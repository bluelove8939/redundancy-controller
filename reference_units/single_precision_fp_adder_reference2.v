==> flow/design.v <==
module FpInvSqrt (
    input             clk,
    input      [26:0] iA,
    output     [26:0] oInvSqrt
);
    wire        A_s;
    wire [7:0]  A_e;
    wire [17:0] A_f;
    assign A_s = iA[26];
    assign A_e = iA[25:18];
    assign A_f = iA[17:0];
    wire [26:0] y_1, y_1_out, half_iA_1;
    assign y_1 = 27'd49920718 - (iA>>1);
    assign half_iA_1 = {A_s, A_e-8'd1,A_f};
    FpMul s1_mult ( .iA(y_1), .iB(y_1), .oProd(y_1_out) );
    reg [26:0] y_2, mult_2_in, half_iA_2;
    wire [26:0] y_2_out;
    FpMul s2_mult ( .iA(half_iA_2), .iB(mult_2_in), .oProd(y_2_out) );
    reg [26:0] y_3, add_3_in;
    wire [26:0] y_3_out;
    FpAdd s3_add ( .clk(clk), .iA({~add_3_in[26],add_3_in[25:0]}), .iB(27'd33423360), .oSum(y_3_out) );
    reg [26:0] y_4;
    reg [26:0] y_5, mult_5_in;
    FpMul s5_mult ( .iA(y_5), .iB(mult_5_in), .oProd(oInvSqrt) );
    always @(posedge clk) begin
    y_2 <= y_1;
    mult_2_in <= y_1_out;
    half_iA_2 <= half_iA_1;
    y_3 <= y_2;
    add_3_in <= y_2_out;
    y_4 <= y_3;
    y_5 <= y_4;
    mult_5_in <= y_3_out;
    end
endmodule
module FpMul (
    input      [26:0] iA,     
    input      [26:0] iB,     
    output     [26:0] oProd   
);
    wire        A_s;
    wire [7:0]  A_e;
    wire [17:0] A_f;
    wire        B_s;
    wire [7:0]  B_e;
    wire [17:0] B_f;
    assign A_s = iA[26];
    assign A_e = iA[25:18];
    assign A_f = {1'b1, iA[17:1]};
    assign B_s = iB[26];
    assign B_e = iB[25:18];
    assign B_f = {1'b1, iB[17:1]};
    wire        oProd_s;
    assign oProd_s = A_s ^ B_s;
    wire [35:0] pre_prod_frac;
    assign pre_prod_frac = A_f * B_f;
    wire [8:0]  pre_prod_exp;
    assign pre_prod_exp = A_e + B_e;
    wire [7:0]  oProd_e;
    wire [17:0] oProd_f;
    assign oProd_e = pre_prod_frac[35] ? (pre_prod_exp-9'd126) : (pre_prod_exp - 9'd127);
    assign oProd_f = pre_prod_frac[35] ? pre_prod_frac[34:17] : pre_prod_frac[33:16];
    wire        underflow;
    assign underflow = pre_prod_exp < 9'h80;
    assign oProd = underflow        ? 27'b0 :
                   (B_e == 8'd0)    ? 27'b0 :
                   (A_e == 8'd0)    ? 27'b0 :
                   {oProd_s, oProd_e, oProd_f};
endmodule
module FpAdd (
    input             clk,
    input      [26:0] iA,
    input      [26:0] iB,
    output     [26:0] oSum
);
    wire        A_s;
    wire [7:0]  A_e;
    wire [17:0] A_f;
    wire        B_s;
    wire [7:0]  B_e;
    wire [17:0] B_f;
    assign A_s = iA[26];
    assign A_e = iA[25:18];
    assign A_f = {1'b1, iA[17:1]};
    assign B_s = iB[26];
    assign B_e = iB[25:18];
    assign B_f = {1'b1, iB[17:1]};
    wire A_larger;
    wire [7:0]  exp_diff_A;
    wire [7:0]  exp_diff_B;
    wire [7:0]  larger_exp;
    wire [36:0] A_f_shifted;
    wire [36:0] B_f_shifted;
    assign exp_diff_A = B_e - A_e;  
    assign exp_diff_B = A_e - B_e;  
    assign larger_exp = (B_e > A_e) ? B_e : A_e;
    assign A_f_shifted = A_larger             ? {1'b0,  A_f, 18'b0} :
                         (exp_diff_A > 9'd35) ? 37'b0 :
                         ({1'b0, A_f, 18'b0} >> exp_diff_A);
    assign B_f_shifted = ~A_larger            ? {1'b0,  B_f, 18'b0} :
                         (exp_diff_B > 9'd35) ? 37'b0 :
                         ({1'b0, B_f, 18'b0} >> exp_diff_B);
    assign A_larger =    (A_e > B_e)                   ? 1'b1  :
                         ((A_e == B_e) && (A_f > B_f)) ? 1'b1  :
                         1'b0;
    wire [36:0] pre_sum;
    assign pre_sum = ((A_s^B_s) &  A_larger) ? A_f_shifted - B_f_shifted :
                     ((A_s^B_s) & ~A_larger) ? B_f_shifted - A_f_shifted :
                     A_f_shifted + B_f_shifted;
    reg  [36:0] buf_pre_sum;
    reg  [7:0]  buf_larger_exp;
    reg         buf_A_e_zero;
    reg         buf_B_e_zero;
    reg  [26:0] buf_A;
    reg  [26:0] buf_B;
    reg         buf_oSum_s;
    always @(posedge clk) begin
        buf_pre_sum    <= pre_sum;
        buf_larger_exp <= larger_exp;
        buf_A_e_zero   <= (A_e == 8'b0);
        buf_B_e_zero   <= (B_e == 8'b0);
        buf_A          <= iA;
        buf_B          <= iB;
        buf_oSum_s     <= A_larger ? A_s : B_s;
    end
    wire [36:0] pre_frac;
    assign pre_frac = buf_pre_sum;
    wire [17:0] oSum_f;
    wire [7:0]  shft_amt;
    assign shft_amt = pre_frac[36] ? 8'd0  : pre_frac[35] ? 8'd1  :
                      pre_frac[34] ? 8'd2  : pre_frac[33] ? 8'd3  :
                      pre_frac[32] ? 8'd4  : pre_frac[31] ? 8'd5  :
                      pre_frac[30] ? 8'd6  : pre_frac[29] ? 8'd7  :
                      pre_frac[28] ? 8'd8  : pre_frac[27] ? 8'd9  :
                      pre_frac[26] ? 8'd10 : pre_frac[25] ? 8'd11 :
                      pre_frac[24] ? 8'd12 : pre_frac[23] ? 8'd13 :
                      pre_frac[22] ? 8'd14 : pre_frac[21] ? 8'd15 :
                      pre_frac[20] ? 8'd16 : pre_frac[19] ? 8'd17 :
                      pre_frac[18] ? 8'd18 : pre_frac[17] ? 8'd19 :
                      pre_frac[16] ? 8'd20 : pre_frac[15] ? 8'd21 :
                      pre_frac[14] ? 8'd22 : pre_frac[13] ? 8'd23 :
                      pre_frac[12] ? 8'd24 : pre_frac[11] ? 8'd25 :
                      pre_frac[10] ? 8'd26 : pre_frac[9]  ? 8'd27 :
                      pre_frac[8]  ? 8'd28 : pre_frac[7]  ? 8'd29 :
                      pre_frac[6]  ? 8'd30 : pre_frac[5]  ? 8'd31 :
                      pre_frac[4]  ? 8'd32 : pre_frac[3]  ? 8'd33 :
                      pre_frac[2]  ? 8'd34 : pre_frac[1]  ? 8'd35 :
                      pre_frac[0]  ? 8'd36 : 8'd37;
    wire [53:0] pre_frac_shft;
    assign pre_frac_shft = {pre_frac, 17'b0} << (shft_amt+1);
    assign oSum_f = pre_frac_shft[53:36];
    wire [7:0] oSum_e;
    assign oSum_e = buf_larger_exp - shft_amt + 8'b1;
    wire underflow;
    assign underflow = ~oSum_e[7] && buf_larger_exp[7] && (shft_amt != 8'b0);
    assign oSum = (buf_A_e_zero && buf_B_e_zero)    ? 27'b0 :
                  buf_A_e_zero                     ? buf_B :
                  buf_B_e_zero                     ? buf_A :
                  underflow                        ? 27'b0 :
                  (pre_frac == 0)                  ? 27'b0 :
                  {buf_oSum_s, oSum_e, oSum_f};
endmodule
# Step by step through the tools: FpInvSqrt
# What the tools print for FpInvSqrt, step after step.
# Lines are those of the file above, counted from 1.
# Operators carry their Yosys type and port widths (W data, S select, Z words).
# Not given: --
# design
top_module,FpInvSqrt
clk_port,clk
cell_library,sky130hd
pvt_corner,tt_025C_1v80

# Word level
# Source: Yosys, flattened and elaborated, memories not mapped. Widths are those after wreduce. Registers that Yosys merges into a memory's read port (data or address) are not register bits. Print and check cells do not count. Equal cells are merged and count once.
# classes
addsub,19
n_mul,3
div,0
cmp,8
equal,1
shift,3
mux,56
logic,7
reduce_logical,14
# ops
op,count
$mul A18 B18 Y36,3
$mux W8,39
$mux W37,6
$mux W27,3
$sub A37 B37 Y37,2
$sub A8 B7 Y8 const B,7
$shl A54 B32 Y54,1
$mux W18,3
$mux W25,2
$logic_not A8 Y1,6
$shr A36 B8 Y37,1
$shr A36 B8 Y37 const A,1
$add A37 B37 Y37,1
$logic_not A37 Y1,1
$sub A26 B26 Y27 const A,1
$add A8 B8 Y9,3
$lt A9 B8 Y1 const B,3
$gt A18 B18 Y1 const B,1
$gt A8 B6 Y1 const B,2
$add A8 B1 Y9 const B,1
$sub A7 B8 Y8 const A,1
$gt A7 B8 Y1 const A,1
$add A8 B1 Y8 const B,1
$sub A8 B1 Y8 const B,1
$gt A8 B7 Y1 const B,1
$eq A8 B7 Y1 const B,1
$sub A8 B8 Y8,1
$reduce_bool A8 Y1,1
# Other operator kinds: 7; their cells: 16.
# bits
register_bits,263
latchBits,0
mem_bits_rw,0
mem_bits_ro,0
clocked_rd_ports_x_width,0
mem_count,0
output_inout_bits,27

# Longest topological paths
# Depth = most cells in a row (Yosys ltp): at word level without a register or memory, in the mapped netlist without a sequential cell, where the memories' decode and read muxes count.
# depth
depth_word,43
ABC_AREA,0
ltp_mapped,36

# Synthesis result
# Source: synth_stat.txt of the flow (Yosys; design flattened, memories mapped). It holds for the ABC_AREA given above (unset counts as 0); a run with the other value may have another netlist.
# Totals and module areas in this step are rounded.
# mapped
mapped_cells,5349
yosys_area_um2,45770
ffs,254
buffers,197
# types
type,count
sky130_fd_sc_hd__fa_1,733
sky130_fd_sc_hd__ha_1,423
sky130_fd_sc_hd__dfxtp_1,254
sky130_fd_sc_hd__inv_1,1040
sky130_fd_sc_hd__nand2_1,657
sky130_fd_sc_hd__and2_1,258
sky130_fd_sc_hd__nor2_1,317
sky130_fd_sc_hd__xnor2_1,119
sky130_fd_sc_hd__mux2i_1,98
sky130_fd_sc_hd__a21oi_1,194
sky130_fd_sc_hd__xor2_1,87
sky130_fd_sc_hd__o21ai_0,136
sky130_fd_sc_hd__a21o_1,83
sky130_fd_sc_hd__clkbuf_1,166
sky130_fd_sc_hd__mux4_2,26
sky130_fd_sc_hd__nor3_1,79
sky130_fd_sc_hd__nand3_1,70
sky130_fd_sc_hd__nand2b_1,44
# Other cell types: 78; their cells: 565.
# The figures by module come from a second, unflattened synthesis with its own total; it is not the netlist above.
# hier_totals
hier_cells,6208
area_unflattened_um2,53120
# Rows give one instance, submodules left out.
# by_module
module,instances,n_cells,mod_area_um2,mod_seq_area_um2
FpMul,3,1300,11070,0.0
FpAdd,1,1992,14880,2042
FpInvSqrt,1,316,5026,4304

# Worst setup path after synthesis
# Source: OpenSTA report_checks on the synthesized netlist (no wires, ideal clock, input and output delay 20% of the period each), path of least setup slack; recovery checks are left aside. Register names are those of the netlist, which keeps one name where synthesis merged equal registers.
# synth_path
path_type,in2reg
start,input iA[1]
end,register mult_2_in[25]
clock_period_ns,19.4
setup_time_ns,0.127
launch_ns,3.880
arrival_ns,12.265
t_required_ns,19.273
slack_ns,7.008
path_delay_ns,8.512
path_stages,32
path_buffers,2
synth_period_reached_ns,12.392
# "path_delay_ns" = arrival - input delay + setup time.
# "path_stages" counts driving pins, that of a launching flip-flop among them; a cell with two outputs on the path counts twice.
# "synth_period_reached_ns" is the clock period less the worst setup slack; recovery checks do not enter. This is arithmetic on one report: input and output delays are still those of the set period (20% each).
# synth_via
cell_sequence,sky130_fd_sc_hd__ha_1 > sky130_fd_sc_hd__a311oi_1 > sky130_fd_sc_hd__nor2_1 > sky130_fd_sc_hd__o21ai_0 > sky130_fd_sc_hd__a21boi_0 > sky130_fd_sc_hd__and3_1 > sky130_fd_sc_hd__o21ai_0 > sky130_fd_sc_hd__xor2_1 > sky130_fd_sc_hd__clkbuf_1 > sky130_fd_sc_hd__nand2_1 > sky130_fd_sc_hd__fa_1 > sky130_fd_sc_hd__inv_1 > sky130_fd_sc_hd__fa_1 > sky130_fd_sc_hd__inv_1 > sky130_fd_sc_hd__fa_1 > sky130_fd_sc_hd__fa_1 > sky130_fd_sc_hd__fa_1 > sky130_fd_sc_hd__inv_1 > sky130_fd_sc_hd__fa_1 > sky130_fd_sc_hd__ha_1 > sky130_fd_sc_hd__or4_1 > sky130_fd_sc_hd__a31oi_1 > sky130_fd_sc_hd__nor3_1 > sky130_fd_sc_hd__o41ai_1 > sky130_fd_sc_hd__a21o_1 > sky130_fd_sc_hd__o21ai_0 > sky130_fd_sc_hd__a21oi_1 > sky130_fd_sc_hd__xor2_1 > sky130_fd_sc_hd__clkbuf_1 > sky130_fd_sc_hd__nand4_1 > sky130_fd_sc_hd__nand3_1 > sky130_fd_sc_hd__o21ai_0
# synth_lines
element,line,text
"start, declared",3,"input      [26:0] iA,"
"end, assigned",27,mult_2_in <= y_1_out;
"end, declared",16,"reg [26:0] y_2, mult_2_in, half_iA_2;"
# No chain of elaborated cells between the ends is given.
# Some nets on the timed path still bear RTL names; the line given drives or declares the net.
# synth_nets
signal,line,text
s1_mult.iA[16],13,assign y_1 = 27'd49920718 - (iA>>1);

# Worst path after layout
# Path of least setup slack in the final report of entry A (OpenROAD, finished layout, wires in). Where an end is a register, its clock arrival counts in the times.
# layout_path
path_type,reg2out
start,register mult_5_in[7]
end,output oInvSqrt[16]
clock_period_ns,11.0
out_delay_ns,2.20
launch_ns,0.60
arrival_ns,7.74
t_required_ns,8.80
slack_ns,1.06
path_stages,28
path_buffers,4
# The rows between start and end are the longest chain of elaborated cells between them; the timing report does not say that the signal goes this way. Where chains are equally long, one stands for them.
# Each line given opens the expression or statement behind the cell; cells for indexed reads and writes are added by Yosys, which also makes memories of some case tables.
# layout_via
cell_sequence,sky130_fd_sc_hd__dfxtp_4 > sky130_fd_sc_hd__buf_6 > sky130_fd_sc_hd__nand2_2 > sky130_fd_sc_hd__fa_1 > sky130_fd_sc_hd__inv_1 > sky130_fd_sc_hd__fa_1 > sky130_fd_sc_hd__inv_2 > sky130_fd_sc_hd__fa_1 > sky130_fd_sc_hd__fa_1 > sky130_fd_sc_hd__fa_1 > sky130_fd_sc_hd__inv_2 > sky130_fd_sc_hd__fa_2 > sky130_fd_sc_hd__ha_4 > sky130_fd_sc_hd__and3_4 > sky130_fd_sc_hd__nand3_4 > sky130_fd_sc_hd__nor2b_4 > sky130_fd_sc_hd__a2bb2oi_4 > sky130_fd_sc_hd__a21oi_2 > sky130_fd_sc_hd__o211ai_1 > sky130_fd_sc_hd__a2111o_1 > sky130_fd_sc_hd__nand3_4 > sky130_fd_sc_hd__a2111oi_4 > sky130_fd_sc_hd__or3b_4 > sky130_fd_sc_hd__buf_12 > sky130_fd_sc_hd__a22o_4 > sky130_fd_sc_hd__a2111oi_4 > sky130_fd_sc_hd__buf_4 > sky130_fd_sc_hd__buf_6
elab_chain_cells,5
# layout_lines
element,line,text
"start, declared",23,"reg [26:0] y_5, mult_5_in;"
"start, assigned",33,mult_5_in <= y_3_out;
$mul A18 B18 Y36,56,assign pre_prod_frac = A_f * B_f;
$mux W18,62,assign oProd_f = pre_prod_frac[35] ? pre_prod_frac[34:17] : pre_prod_frac[33:16];
$mux W27,67,(A_e == 8'd0)    ? 27'b0 :
$mux W27,66,(B_e == 8'd0)    ? 27'b0 :
$mux W27,65,assign oProd = underflow        ? 27'b0 :
"end, declared",4,output     [26:0] oInvSqrt

# 2 stored runs of FpInvSqrt in the flow (synthesis by Yosys, layout by OpenROAD, sky130hd cells), in arbitrary order. Constraints: input delay and output delay 20% of the set period each, output load 0.01 pF.
# "timing.achieved_period_ns" = clock period - worst setup slack. The figure is calculated, with input and output delays left at 20% of the set period.
# Measured values are rounded.
# Settings: n/a = not set for that run.
item,entry A,entry B
period_ns,11.0,19.2
CORE_UTILIZATION,20,19
SETUP_SLACK_MARGIN,1.44,n/a
PLACE_DENSITY_LB_ADDON,0.3,n/a
CORE_MARGIN,2,2
TNS_END_PERCENT,80,n/a
GPL_ROUTABILITY_DRIVEN,0,n/a
SLEW_MARGIN,10,20
CAP_MARGIN,20,20
PLACE_DENSITY,n/a,0.59
CORE_ASPECT_RATIO,n/a,0.69
CELL_PAD_IN_SITES_DETAIL_PLACEMENT,n/a,1
GPL_TIMING_DRIVEN,n/a,1
CTS_CLUSTER_SIZE,n/a,96
CTS_CLUSTER_DIAMETER,n/a,289
MAX_ROUTING_LAYER,n/a,met4
worst_hold_slack_ns,0.325,0.350
yosys.chip_area_um2,45770,45770
worstSetupSlack_ns,1.056,5.187
timing.achieved_period_ns,9.944,14.013
finalUtil_frac,0.239,0.21
final_setup_tns_ns,0.000,0.000
die_um2,232700,244900
