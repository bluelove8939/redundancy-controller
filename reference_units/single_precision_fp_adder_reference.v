==> flow/design.v <==
module adder(operand_1,operand_2,clk,Sum);
input [31:0] operand_1;
input [31:0] operand_2;
input [0:0] clk;
output [31:0] Sum;
reg [31:0] sum;
wire reset;
reg [7:0] exponent_1, exponent_2;
reg [23:0] mantissa_1, mantissa_2;
reg [7:0] new_exponent;
wire [7:0] exponent_final;
wire [23:0] mantissa_final;
reg [24:0] mantissa_sum;
reg [23:0] shifted_mantissa_1,shifted_mantissa_2;
wire [23:0] cas_shifted_mantissa_1,cas_shifted_mantissa_2;
wire [24:0] add_mantissa_sum;
reg [7:0] tmp_new_exponent;
wire [7:0] add_new_exponent;
wire [7:0] cas_new_exponent;
reg busy_1=0;
reg busy_2=0;
reg busy_3=0;
compandshift cas(mantissa_1,mantissa_2,exponent_1,exponent_2,clk,reset,cas_shifted_mantissa_1,cas_shifted_mantissa_2,cas_new_exponent,done_1);
addition add(shifted_mantissa_1,shifted_mantissa_2,tmp_new_exponent,clk,reset,add_mantissa_sum,add_new_exponent,done_2); 
normalisation normalise(mantissa_sum,new_exponent,clk,reset,mantissa_final,exponent_final,done_3);
always @(posedge clk)
begin
    if(busy_1==0)
    begin
        exponent_1<=operand_1[30:23];
        exponent_2<=operand_2[30:23];
        mantissa_1<={1'b1,operand_1[22:0]};
        mantissa_2<={1'b1,operand_2[22:0]};
        busy_1<=1;    
    end
    else if (done_1==1 && busy_2==0)
    begin
        shifted_mantissa_1<=cas_shifted_mantissa_1;
        shifted_mantissa_2<=cas_shifted_mantissa_2;
        tmp_new_exponent<=cas_new_exponent;
        busy_1<=0;
        busy_2<=1;
    end
    else if(done_2==1 && busy_3==0)
    begin
        mantissa_sum <= add_mantissa_sum;
        new_exponent <= add_new_exponent;
        busy_2<=0;
        busy_3<=1;
    end
    else if(done_3==1)
    begin
        sum<={operand_1[31],exponent_final,mantissa_final[22:0]};
        busy_3<=0;
    end
end
assign Sum = sum; 
endmodule
module compandshift(cas_mantissa_1,cas_mantissa_2,cas_exponent_1,cas_exponent_2,clk,reset,cas_shifted_mantissa_1,cas_shifted_mantissa_2,cas_new_exponent,done_1);
input [23:0] cas_mantissa_1, cas_mantissa_2;
input [7:0] cas_exponent_1, cas_exponent_2;
input clk,reset;
output reg [23:0] cas_shifted_mantissa_1,cas_shifted_mantissa_2;
output reg [7:0] cas_new_exponent;
output reg done_1=0;
reg [7:0] diff; 
always @(posedge clk)
begin
    if(cas_exponent_1 == cas_exponent_2)
    begin
        cas_shifted_mantissa_1<=cas_mantissa_1;
        cas_shifted_mantissa_2<=cas_mantissa_2;
        cas_new_exponent<=cas_exponent_1+1'b1;
        done_1<=1;
    end
    else if(cas_exponent_1>cas_exponent_2)
    begin
        diff=cas_exponent_1-cas_exponent_2;
        cas_shifted_mantissa_1<=cas_mantissa_1;
        cas_shifted_mantissa_2<=(cas_mantissa_2>>diff);
        cas_new_exponent<=cas_exponent_1+1'b1;
        done_1<=1;
    end
    else if(cas_exponent_2>cas_exponent_1)
    begin
        diff=cas_exponent_2-cas_exponent_1;
        cas_shifted_mantissa_2<=cas_mantissa_2;
        cas_shifted_mantissa_1<=(cas_mantissa_1>>diff);
        cas_new_exponent<=cas_exponent_2+1'b1;
        done_1<=1;
    end
end
endmodule
module addition(shifted_mantissa_1,shifted_mantissa_2,tmp_new_exponent,clk,reset,mantissa_sum,add_new_exponent,done_2);
input [23:0] shifted_mantissa_1;
input [23:0] shifted_mantissa_2;
input [7:0] tmp_new_exponent;
input clk,reset;
output reg [24:0] mantissa_sum;
output reg done_2=0;
output reg [7:0] add_new_exponent;
always @(posedge clk)
begin
    mantissa_sum<=shifted_mantissa_1+shifted_mantissa_2;
    add_new_exponent<=tmp_new_exponent;
    if(mantissa_sum==(shifted_mantissa_1+shifted_mantissa_2))
    begin
        done_2<=1;
    end
end 
endmodule
module normalisation(mantissa_sum,new_exponent,clk,reset,mantissa_final,exponent_final,done_3);
input [24:0] mantissa_sum;
input [7:0] new_exponent;
input clk,reset;
output reg [23:0] mantissa_final;
output reg [7:0] exponent_final;
output reg done_3=0;
reg rst=0;
always @(posedge clk)
begin
    if(rst==0)
    begin
        mantissa_final<=mantissa_sum[24:1];
        exponent_final<=new_exponent;
        if(mantissa_final==mantissa_sum[24:1])
        begin
            rst<=1;
        end
    end
    else begin
        repeat(24) begin
            if(mantissa_final[23]==0)
            begin
                mantissa_final<=(mantissa_final<<1'b1);
                exponent_final<=exponent_final-1'b1;
            end
            else begin
                done_3<=1;
                rst<=0;
            end
        end
    end
end
endmodule
* Tool chain data of adder
Tool output for the design above, in the order of the flow. Line numbers count from 1 in the design file above. Operators carry their Yosys type and port widths (W data, S select, Z words). Cell names lack the library's common part. A cell with -- has no value.
Set-up: top module adder, clock input clk, standard-cell library sky130hd, library corner tt_025C_1v80

* After elaboration
Yosys after proc, flatten, opt, wreduce and memory -nomap, before mapping. Memory bits, and registers merged into a memory's read port (data or address), are not among the register bits. Print and check cells are not counted. Equal cells are merged and count once.
Word-level totals: flip-flop bits (word level) 311, elaborated cells 76
Cells by class: $add $sub $neg 6, $lt $le $gt $ge 2, equal/unequal tests 4, shifts and indexed selects 2, multiplexer cells 19, bitwise operators 4, reductions and logical operators 12
Operators by type and width (count):
- $mux W24 | 5
- $mux W23 | 3
- $shr A24 B8 Y24 | 2
- $mux W8 | 5
- $add A24 B24 Y25 | 1
- $eq A25 B25 Y1 | 1
- $eq A24 B24 Y1 | 1
- $add A8 B1 Y8 const B | 2
- $sub A8 B8 Y8 | 2
- $gt A8 B8 Y1 | 2
- $sub A8 B1 Y8 const B | 1
- $eq A8 B8 Y1 | 1
- $reduce_and A2 Y1 | 3
- $reduce_and A3 Y1 | 2
- $mux W1 | 6
- $not A1 Y1 | 4
- $reduce_bool A2 Y1 | 2
- $reduce_and A4 Y1 | 1
- $reduce_bool A3 Y1 | 1
- $logic_and A1 B1 Y1 | 2
- $ne A2 B2 Y1 const B | 1
- $reduce_or A2 Y1 | 1

* Longest topological paths
Yosys ltp: most cells in a row. Word level: on the elaborated netlist, between registers, memories and ports. Mapped: between sequential cells and ports; inverters and the memories' decode and read muxes count.
Logic depth: depth after elaboration 5, ABC_AREA 1, mapped depth 21

* Mapped cells and area
The flow's flattened synthesis, as Yosys stat reports it; memories are mapped. The netlist is that of the ABC_AREA named above (0 if unset); the other value can give another one.
Synthesis totals: cell count 1485, mapped area 15075.7 sq um, area of sequential cells 8938.6 sq um, flip-flop cells 310, buffer cells 45
Cell types:
- edfxtp_1 | count 273, total area 8.2E+03 sq um
- nand2_1 | count 375, total area 1407.6 sq um
- nand3_1 | count 184, total area 920.883 sq um
- dfxtp_1 | count 37, total area 740.71 sq um
- inv_1 | count 165, total area 619.344 sq um
- ha_1 | count 43, total area 538.016 sq um
- o21ai_0 | count 52, total area 260.25 sq um
- a21oi_1 | count 51, total area 255.245 sq um
- xor2_1 | count 26, total area 227.718 sq um
- nor2_1 | count 60, total area 225.216 sq um
- mux2i_1 | count 17, total area 170.163 sq um
- nand3b_1 | count 18, total area 135.13 sq um
- xnor2_1 | count 13, total area 113.859 sq um
- nand4_1 | count 17, total area 106.352 sq um
- xor3_1 | count 4, total area 95.091 sq um
- o22ai_1 | count 12, total area 75.072 sq um
- clkbuf_1 | count 18, total area 67.565 sq um
- xnor3_1 | count 3, total area 67.565 sq um
Other cell types: 35; their cells: 117.

* Worst setup path after synthesis
Path of least setup slack by OpenSTA after synthesis, without wires, with an ideal clock, recovery checks aside; 20% of the period is set as input and as output delay. Where synthesis merged equal registers, the netlist keeps one of their names.
Path post-synthesis: kind register to register, start point register busy_1, end point register shifted_mantissa_1[0], period 5.09 ns, setup time 0.471 ns, launch time at the first pin 0.000 ns, data arrival time 3.759 ns, required time 4.619 ns, slack 0.860 ns, path delay 4.230 ns, stages 3, period reached after synthesis 4.23 ns
"path delay" = arrival - input delay + setup time. "stages": output pins that drive a net of the path, with the launching flip-flop's if there is one; two outputs of one cell count as two. "period reached after synthesis" = period - worst setup slack (recovery checks aside). The figure is calculated, with input and output delays left at 20% of the set period. Between the ends stands the longest chain of elaborated cells between them, by number of cells; it is not shown to be the way that was timed. Of several equally long chains one is given. Each line given opens the expression or statement behind the cell; cells for indexed reads and writes are added by Yosys, which also makes memories of some case tables.
Between the ends, post-synthesis: cells stage by stage dfxtp_1 -> inv_1 -> nor2_1, length of the longest elaborated chain 1, elaborated cells on any way between the ends 1, RTL lines with such cells 0, those cells by class reduce/logical (1)
RTL lines, path post-synthesis:
- start, declared | RTL line 20 | reg busy_1=0;
- start, assigned | RTL line 34 | busy_1<=1;
- start, assigned | RTL line 41 | busy_1<=0;
- $reduce_and A2 Y1
- end, assigned | RTL line 38 | shifted_mantissa_1<=cas_shifted_mantissa_1;
- end, declared | RTL line 14 | reg [23:0] shifted_mantissa_1,shifted_mantissa_2;

* Worst path after layout
From the final timing report of flow run 1: the path of least setup slack in the routed layout; clock arrival at registers is part of the times.
Path post-layout: kind register to register, start point register exponent_1[0], end point register cas.cas_shifted_mantissa_2[0], period 9.12 ns, setup time 0.27 ns, launch time at the first pin 0.55 ns, data arrival time 4.10 ns, required time 9.40 ns, slack 5.30 ns, stages 17
Between the ends stands the longest chain of elaborated cells between them, by number of cells; it is not shown to be the way that was timed. Of several equally long chains one is given. A register here has more assigning lines than the two given. The path ends at the data pin of a flip-flop with enable; ways to the enable are not counted.
Between the ends, post-layout: cells stage by stage edfxtp_1 -> inv_1 -> ha_1 -> fa_1 -> inv_1 -> nand3_1 -> nand3_1 -> nand2_2 -> a21oi_2 -> nand2_1 -> nand2_2 -> clkbuf_1 -> nand3_1 -> nand3_1 -> nand3_1 -> nand2_1 -> o21ai_1, length of the longest elaborated chain 4, elaborated cells on any way between the ends 8, RTL lines with such cells 5, those cells by class add/sub (1); compare (2); eq/ne (1); shift (1); mux (3)
RTL lines, path post-layout:
- start, declared | RTL line 8 | reg [7:0] exponent_1, exponent_2;
- start, assigned | RTL line 30 | exponent_1<=operand_1[30:23];
- $sub A8 B8 Y8 | RTL line 78 | diff=cas_exponent_1-cas_exponent_2;
- $shr A24 B8 Y24 | RTL line 80 | cas_shifted_mantissa_2<=(cas_mantissa_2>>diff);
- $mux W24 | RTL line 76 | else if(cas_exponent_1>cas_exponent_2)
- $mux W23 | RTL line 69 | if(cas_exponent_1 == cas_exponent_2)
- end, assigned | RTL line 72 | cas_shifted_mantissa_2<=cas_mantissa_2;
- end, assigned | RTL line 80
- end, declared | RTL line 63 | output reg [23:0] cas_shifted_mantissa_1,cas_shifted_mantissa_2;

FLOW RESULTS
============

Module adder, platform sky130hd: 2 stored runs of the flow (Yosys, OpenROAD) with differing settings, in no particular order. Input and output delays are each 20% of the period that was set; the output load is 0.01 pF.
"overall power" rests on the timing tool's default activity at the inputs, not on a simulated workload.

* Flow run 1 | settings: period_ns 9.12; CORE_UTILIZATION 56; SETUP_SLACK_MARGIN 1.54; PLACE_DENSITY 0.63; ABC_AREA 1; GPL_TIMING_DRIVEN 0; CTS_CLUSTER_SIZE 24; SLEW_MARGIN 35; MAX_ROUTING_LAYER met4; CAP_MARGIN 20; CORE_MARGIN 2 | results: worst setup slack after layout 5.304 ns; die footprint 28249.2 sq um; Yosys chip area after synthesis 15075.7 sq um; sum of negative setup slack 0.000 ns; overall power 0.003365 W; post-layout utilization 0.662; area of the standard cells in the finished layout 17695.7 sq um
* Flow run 2 | settings: period_ns 8.54; CORE_UTILIZATION 47; PLACE_DENSITY 0.54; CORE_ASPECT_RATIO 0.95; TNS_END_PERCENT 70; GPL_ROUTABILITY_DRIVEN 0; CTS_CLUSTER_SIZE 41; CAP_MARGIN 10; MAX_ROUTING_LAYER met4; CORE_MARGIN 2; SLEW_MARGIN 20 | results: worst setup slack after layout 3.988 ns; die footprint 32754.9 sq um; Yosys chip area after synthesis 14721.6 sq um; sum of negative setup slack 0.000 ns; overall power 0.003546 W; post-layout utilization 0.553; area of the standard cells in the finished layout 17185.2 sq um
