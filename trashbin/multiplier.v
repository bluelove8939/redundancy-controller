==> flow/design.v <==
module MultiplierTest (
    input clk,
    input reset_n,
    input [7:0] a,
    input [7:0] b,
    output [15:0] y
);
reg [15:0] y_o;
assign y = y_o;
always @(posedge clk or negedge reset_n) begin
    if (!reset_n) begin
        y_o <= 0;
    end else begin
        y_o <= a * b;
    end
end
endmodule
module Multiplier32Test (
    input clk,
    input reset_n,
    input [31:0] a,
    input [31:0] b,
    output [63:0] y
);
reg [63:0] y_o;
assign y = y_o;
always @(posedge clk or negedge reset_n) begin
    if (!reset_n) begin
        y_o <= 0;
    end else begin
        y_o <= a * b;
    end
end
endmodule
# From RTL to reports: Multiplier32Test
# Tool output for the design above, in the order of the flow.
# Lines are those of the file above, counted from 1.
# Operators: Yosys type, input widths -> output width; for muxes data width and select width s.
# Cell names lack the library's common part.
setup:
  top: "Multiplier32Test"
  clk_port: "clk"
  cell_library: "sky130hd"
  pvt_corner: "tt_025C_1v80"

# Word-level counts
# Source: Yosys, flattened and elaborated, memories not mapped. Widths are those after wreduce; folded enables and synchronous resets count as part of the registers. Registers that Yosys merges into a memory's read port (data or address) are not register bits. Print and check cells do not count. Equal cells are merged and count once.
classes:
  addsub: 0
  mul: 1
  div_mod_pow: 0
  cmp: 0
  eq_ne: 0
  shift: 0
  n_mux: 0
  logic: 0
  reduce_logical: 0
op_table:
  columns: ["cell", "n"]
  rows:
  - ["$mul 32x32->64", 1]
word_totals:
  ff_bits: 64
  latch_bits: 0
  ram_bits: 0
  mem_bits_ro: 0
  clocked_rd_ports_x_width: 0
  mem_count: 0
  inputBits: 66
  out_inout_bits: 64

# Logic depth
# Depth = most cells in a row (Yosys ltp): at word level without a register or memory, in the mapped netlist without a sequential cell, where the memories' decode and read muxes count.
logic_depth:
  word_depth: 1
  abc_area: 0
  depth_mapped: 29

# Mapped cells and area
# Source: synth_stat.txt of the flow (Yosys; design flattened, memories mapped). It holds for the ABC_AREA given above (unset counts as 0); a run with the other value may have another netlist.
# Totals and module areas in this step are rounded.
synth_totals:
  mapped_cells: 3748
  mapped_area_um2: 35000
  seq_area_um2: 1602
  flip_flops: 64
  buf_cells: 220
types:
  columns: ["type", "n", "area_total_um2"]
  rows:
  - ["fa_1", 896, 1.79E+04]
  - ["and2_1", 602, 3.77E+03]
  - ["ha_1", 263, 3.29E+03]
  - ["inv_1", 865, 3.25E+03]
  - ["nand2_1", 480, 1.8E+03]
  - ["dfrtp_1", 64, 1.6E+03]
  - ["clkbuf_1", 213, 799.517]
  - ["a21oi_1", 63, 315.302]
  - ["xnor2_1", 35, 306.544]
  - ["a21o_1", 40, 300.288]
  - ["xor2_1", 25, 218.96]
  - ["nand4_1", 23, 143.888]
  - ["o21ai_0", 21, 105.101]
  - ["and3_1", 14, 87.584]
  - ["a221oi_4", 3, 78.826]
  - ["a31oi_1", 12, 75.072]
  - ["nor2_1", 20, 75.072]
  - ["o21bai_1", 10, 75.072]
# Other cell types: 39; their cells: 99.

# Worst setup path after synthesis
# OpenSTA on the mapped netlist: ideal clock, no wires. The path of least setup slack (recovery checks aside). Input and output delay are each 20% of the period. Register names are those of the netlist, which keeps one name where synthesis merged equal registers.
synth_path:
  path_kind: "input port to flip-flop"
  start: "in a[25]"
  end: "reg y_o[62]"
  tclk_ps: 9270
  in_delay_ps: 1854
  setup_time_ps: 79
  t_arrival_ps: 8540
  required_time_ps: 9191
  slack_ps: 651
  path_delay_ps: 6765
  driving_pins: 25
  path_buffers: 2
  period_less_setup_slack_ps: 8619
# "path_delay_ps" is the arrival time less input delay plus setup time.
# "driving_pins" counts driving pins, that of a launching flip-flop among them; a cell with two outputs on the path counts twice.
# "period_less_setup_slack_ps" is the clock period less the worst setup slack; recovery checks do not enter. This is arithmetic on one report: input and output delays are still those of the set period (20% each).
# The rows between start and end are the longest chain of elaborated cells between them; the timing report does not say that the signal goes this way. Where chains are equally long, one stands for them.
# A line is the first line of the expression or statement that the cell stems from. Yosys adds cells for indexed reads and writes and turns some case tables into memories.
synth_between:
  cell_sequence: "clkbuf_1 nand2_1 fa_1 inv_1 fa_1 inv_1 fa_1 inv_1 fa_1 fa_1 fa_1 fa_1 inv_1 fa_1 inv_1 ha_1 buf_2 nand4_1 or4_1 or3_1 a31oi_1 a31o_2 a211oi_1 o21ai_1 xor2_1"
  elab_chain_len: 1
  cells_between: 1
  lines_between: 1
  cone_classes: "mul (1)"
synth_lines:
  columns: ["item", "line", "text"]
  rows:
  - ["start: declaration", 21, "input [31:0] a,"]
  - ["$mul 32x32->64", 31, "y_o <= a * b;"]
  - ["end: assignment", 29, "y_o <= 0;"]
  - ["end: assignment", 31, null]
  - ["end: declaration", 25, "reg [63:0] y_o;"]

# Worst path after layout
# Path of least setup slack in the final report of record 1 (OpenROAD, finished layout, wires in). Where an end is a register, its clock arrival counts in the times.
# The path's times are printed in steps of 10 ps; the period is the one set.
layout_path:
  path_kind: "input port to flip-flop"
  start: "in a[15]"
  end: "reg y_o[62]"
  tclk_ps: 13600
  in_delay_ps: 2720
  setup_time_ps: 80
  t_arrival_ps: 11780
  required_time_ps: 13860
  slack_ps: 2070
  driving_pins: 24
  path_buffers: 3
# The rows between start and end are the longest chain of elaborated cells between them; the timing report does not say that the signal goes this way. Where chains are equally long, one stands for them.
layout_between:
  cell_sequence: "clkdlybuf4s50_1 clkbuf_1 nand2_1 fa_1 fa_1 inv_1 fa_1 fa_1 fa_1 fa_1 fa_1 inv_1 fa_1 inv_1 ha_1 buf_2 nand4_1 or4_1 or3_1 a31oi_1 a31o_2 a211oi_1 o21ai_1 xor2_1"
  elab_chain_len: 1
  cells_between: 1
  lines_between: 1
  cone_classes: "mul (1)"
layout_lines:
  columns: ["item", "line", "text"]
  rows:
  - ["start: declaration", 21, "input [31:0] a,"]
  - ["$mul 32x32->64", 31, "y_o <= a * b;"]
  - ["end: assignment", 29, "y_o <= 0;"]
  - ["end: assignment", 31, null]
  - ["end: declaration", 25, "reg [63:0] y_o;"]

Data sheet: physical implementation of Multiplier32Test

Flow measurements of Multiplier32Test on sky130hd: 2 stored runs with different settings, listed in no order. Input and output delays are each 20% of the period that was set; the output load is 0.01 pF.
The measured numbers are rounded.

--- record 1 ---
==> flow/run.sh <==
#!/bin/bash
# the make line also repeats the synthesis and layout settings of config.mk as NAME=value (left out here)
make -C /OpenROAD-flow-scripts/flow DESIGN_CONFIG=/design/flow/config.mk WORK_HOME=/design/flow/orfs CLKGATE_MAP_FILE= finish
==> flow/config.mk <==
export PLATFORM = sky130hd
export DESIGN_NAME = Multiplier32Test
export DESIGN_NICKNAME = Multiplier32Test
export VERILOG_FILES = /design/flow/design.v
export SDC_FILE = /design/flow/constraint.sdc
export NUM_CORES = 4
export LEC_CHECK = 0
export CAP_MARGIN = 20
export CORE_ASPECT_RATIO = 1.17
export CORE_MARGIN = 4
export CORE_UTILIZATION = 54
export GPL_TIMING_DRIVEN = 0
export PLACE_DENSITY = 0.75
export SLEW_MARGIN = 5
==> flow/constraint.sdc <==
create_clock -name core_clock -period 13.6 [get_ports {clk}]
set_input_delay 2.7200 -clock core_clock [delete_from_list [all_inputs] [get_ports {clk}]]
set_output_delay 2.7200 -clock core_clock [all_outputs]
set_load 0.01 [all_outputs]

==> results, as YAML <==
results:
  post_synth_area_um2: 35000
  die_um2: 68960
  post_route_stdcell_area_um2: 37730
  ws_setup_ps: 2074

--- record 2 ---
==> flow/run.sh <==
#!/bin/bash
# the make line also repeats the synthesis and layout settings of config.mk as NAME=value (left out here)
make -C /OpenROAD-flow-scripts/flow DESIGN_CONFIG=/design/flow/config.mk WORK_HOME=/design/flow/orfs CLKGATE_MAP_FILE= finish
==> flow/config.mk <==
export PLATFORM = sky130hd
export DESIGN_NAME = Multiplier32Test
export DESIGN_NICKNAME = Multiplier32Test
export VERILOG_FILES = /design/flow/design.v
export SDC_FILE = /design/flow/constraint.sdc
export NUM_CORES = 4
export LEC_CHECK = 0
export CAP_MARGIN = 20
export CORE_MARGIN = 2
export CORE_UTILIZATION = 40
export SLEW_MARGIN = 20
==> flow/constraint.sdc <==
create_clock -name core_clock -period 7.99 [get_ports {clk}]
set_input_delay 1.5980 -clock core_clock [delete_from_list [all_inputs] [get_ports {clk}]]
set_output_delay 1.5980 -clock core_clock [all_outputs]
set_load 0.01 [all_outputs]

==> results, as YAML <==
results:
  post_synth_area_um2: 35000
  die_um2: 89870
  post_route_stdcell_area_um2: 44620
  ws_setup_ps: -396
